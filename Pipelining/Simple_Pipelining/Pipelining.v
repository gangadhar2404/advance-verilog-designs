==> flow/design.v <==
module pipelining #(parameter N=10)(
  input [N-1:0]a,b,c,d,
  input clk,
  output [N-1:0]f
  );
  reg [N-1:0]L12_x1,L12_x2,L12_d,L23_x3,L23_d,L34_f;
  assign f=L34_f;
  always @(posedge clk) begin
    L12_x1<=a+b;
    L12_x2<=c-d;
    L12_d<=d;
    L23_x3<=L12_x1+L12_x2;
    L23_d<=L12_d;
    L34_f<=L23_x3*L23_d;
    end
endmodule
# Reports on pipelining
# Tool output for the design above, in the order of the flow.
# Line numbers count from 1 in the design file above.
# Operators carry their Yosys type and port widths (W data, S select, Z words).
# Library cell names are shortened.
# The mark - stands for no value.
# inputs
top_module	pipelining
clock_port	clk
lib	sky130hd
lib_corner	tt_025C_1v80

# Word level
# Yosys after proc, flatten, opt, wreduce and memory -nomap, before mapping. Enables and synchronous resets that opt folds into registers are not counted as muxes. Memory bits, and registers merged into a memory's read port (data or address), are not among the register bits. Print and check cells are not counted. Equal cells are merged and count once.
# classes
add_sub_neg	3
mul	1
div	0
compare	0
equal	0
n_shift	0
mux	0
logic	0
n_reduce_logical	0
# op_table
op	n
$mul A10 B10 Y10	1
$add A10 B10 Y10	2
$sub A10 B10 Y10	1
# bits
regBits	60
latch_bits	0
ramBits	0
mem_bits_ro	0
clocked_rd_ports_x_width	0
mem_count	0
in_bits	41
out_inout_bits	10
word_cells	10

# Longest topological paths
# Depth = most cells in a row (Yosys ltp): at word level without a register or memory, in the mapped netlist without a sequential cell, where the memories' decode and read muxes count.
# depth
depth_word	1
abc_area	1
ltp_mapped	25
ltp_nobuf	24

# After synthesis
# The flow's flattened synthesis, as Yosys stat reports it; memories are mapped. The netlist is that of the ABC_AREA named above (0 if unset); the other value can give another one.
# mapped
cell_count	481
area_um2	4017.6
sequential_area_um2	1201.2
flip_flops	60
buf_cells	7
# by_type
cell	n	type_area_um2
dfxtp_1	60	1.2E+03
ha_1	51	638.112
fa_1	25	500.48
nand2_1	104	390.374
inv_1	100	375.36
xor2_1	25	218.96
a21oi_1	29	145.139
nand3_1	17	85.082
xnor2_1	9	78.826
nor2_1	14	52.55
nand2_2	6	37.536
buf_4	4	30.029
o21ai_0	6	30.029
nand4_1	4	25.024
o21ai_1	5	25.024
a21o_1	3	22.522
buf_6	2	22.522
o211ai_1	3	22.522
# Not listed: further types 10, cells in them 14.

# Timing after synthesis
# OpenSTA on the mapped netlist: ideal clock, no wires. The path of least setup slack (recovery checks aside). Input and output delay are each 20% of the period. Register names are those of the netlist, which keeps one name where synthesis merged equal registers.
# synth_timing
path_kind	register to register
startpoint	register L23_d[3]
endpoint	register L34_f[9]
tclk_ns	5.85
setup_time_ns	0.112
launch_ns	0.000
t_arrival_ns	4.077
required_time_ns	5.738
setup_slack_ns	1.661
path_delay_ns	4.189
path_stages	20
path_buffers	1
period_less_setup_slack_ns	4.189
# "path_delay_ns" is the arrival time less input delay plus setup time.
# "path_stages": output pins that drive a net of the path, with the launching flip-flop's if there is one; two outputs of one cell count as two.
# "period_less_setup_slack_ns" is the clock period less the worst setup slack; recovery checks do not enter. This is arithmetic on one report: input and output delays are still those of the set period (20% each).
# Between the ends stands the longest chain of elaborated cells between them, by number of cells; it is not shown to be the way that was timed. Of several equally long chains one is given.
# Each line given opens the expression or statement behind the cell; cells for indexed reads and writes are added by Yosys, which also makes memories of some case tables.
# synth_via
cell_sequence	dfxtp_1 buf_4 nand2_1 fa_1 inv_1 fa_1 inv_1 fa_1 inv_1 fa_1 inv_1 fa_1 inv_1 ha_1 a21oi_1 o21ai_0 a31oi_1 inv_1 nand3_1 nand2_1
elab_chain_len	1
cells_between	1
lines_between	1
cone_classes	mul: 1
# synth_lines
element	line	source
start: declaration	6	reg [N-1:0]L12_x1,L12_x2,L12_d,L23_x3,L23_d,L34_f;
start: assignment	13	L23_d<=L12_d;
$mul A10 B10 Y10	14	L34_f<=L23_x3*L23_d;
end: assignment	14
end: declaration	6

# Worst path after layout
# Path of least setup slack in the final report of entry A (OpenROAD, finished layout, wires in). Where an end is a register, its clock arrival counts in the times.
# layout_timing
path_kind	register to register
startpoint	register L23_d[1]
endpoint	register L34_f[9]
tclk_ns	3.63
setup_time_ns	0.11
launch_ns	0.32
t_arrival_ns	4.19
required_time_ns	3.85
setup_slack_ns	-0.35
path_stages	19
path_buffers	0
# Between the ends stands the longest chain of elaborated cells between them, by number of cells; it is not shown to be the way that was timed. Of several equally long chains one is given.
# layout_via
cell_sequence	dfxtp_2 nand2_4 fa_1 inv_1 fa_1 inv_2 fa_1 inv_1 fa_1 inv_1 fa_2 inv_2 ha_4 a21oi_2 o21ai_1 a31oi_1 inv_1 nand3_1 nand2_1
elab_chain_len	1
cells_between	1
lines_between	1
cone_classes	mul: 1
# layout_lines
element	line	source
start: declaration	6	reg [N-1:0]L12_x1,L12_x2,L12_d,L23_x3,L23_d,L34_f;
start: assignment	13	L23_d<=L12_d;
$mul A10 B10 Y10	14	L34_f<=L23_x3*L23_d;
end: assignment	14
end: declaration	6

# Below are 2 stored runs of the flow (Yosys, OpenROAD; platform sky130hd) on pipelining, each with its settings and what was measured, unordered. Constraints: input delay and output delay 20% of the set period each, output load 0.01 pF.
# "period_less_ws_ns" is the run's clock period less its worst setup slack. It is reckoned from that one timing run; input and output delays stay at 20% of the period that was set.
# "worst_setup_path_time_ns" = time allowed to the worst setup path (clock period - input delay - output delay, where it has them) - its slack; a late launch clock adds to it, a late capture clock takes from it.
# Settings: . = not set for that run.
run name	period_ns	CORE_UTILIZATION	SETUP_SLACK_MARGIN	PLACE_DENSITY	CORE_ASPECT_RATIO	ABC_AREA	GPL_TIMING_DRIVEN	CAP_MARGIN	CORE_MARGIN	SLEW_MARGIN	final_hold_ws_ns	synthArea_um2	period_less_ws_ns	worst_setup_path_time_ns	critical_path_kind	worstSetupSlack_ns	setup_tns_ns	finish.utilization_pct	final_die_area_um2	finish.stdcell_area_um2
entry A	3.63	15	0.41	0.68	1.25	1	1	20	2	20	0.319	4017.6	3.976	3.98	register to register	-0.346	-0.727	20.9	28117.3	5547.8
entry B	8.15	40	.	.	.	.	.	20	2	20	0.323	3803.6	4.208	4.21	register to register	3.942	0.000	51.0	10305.3	4708.3
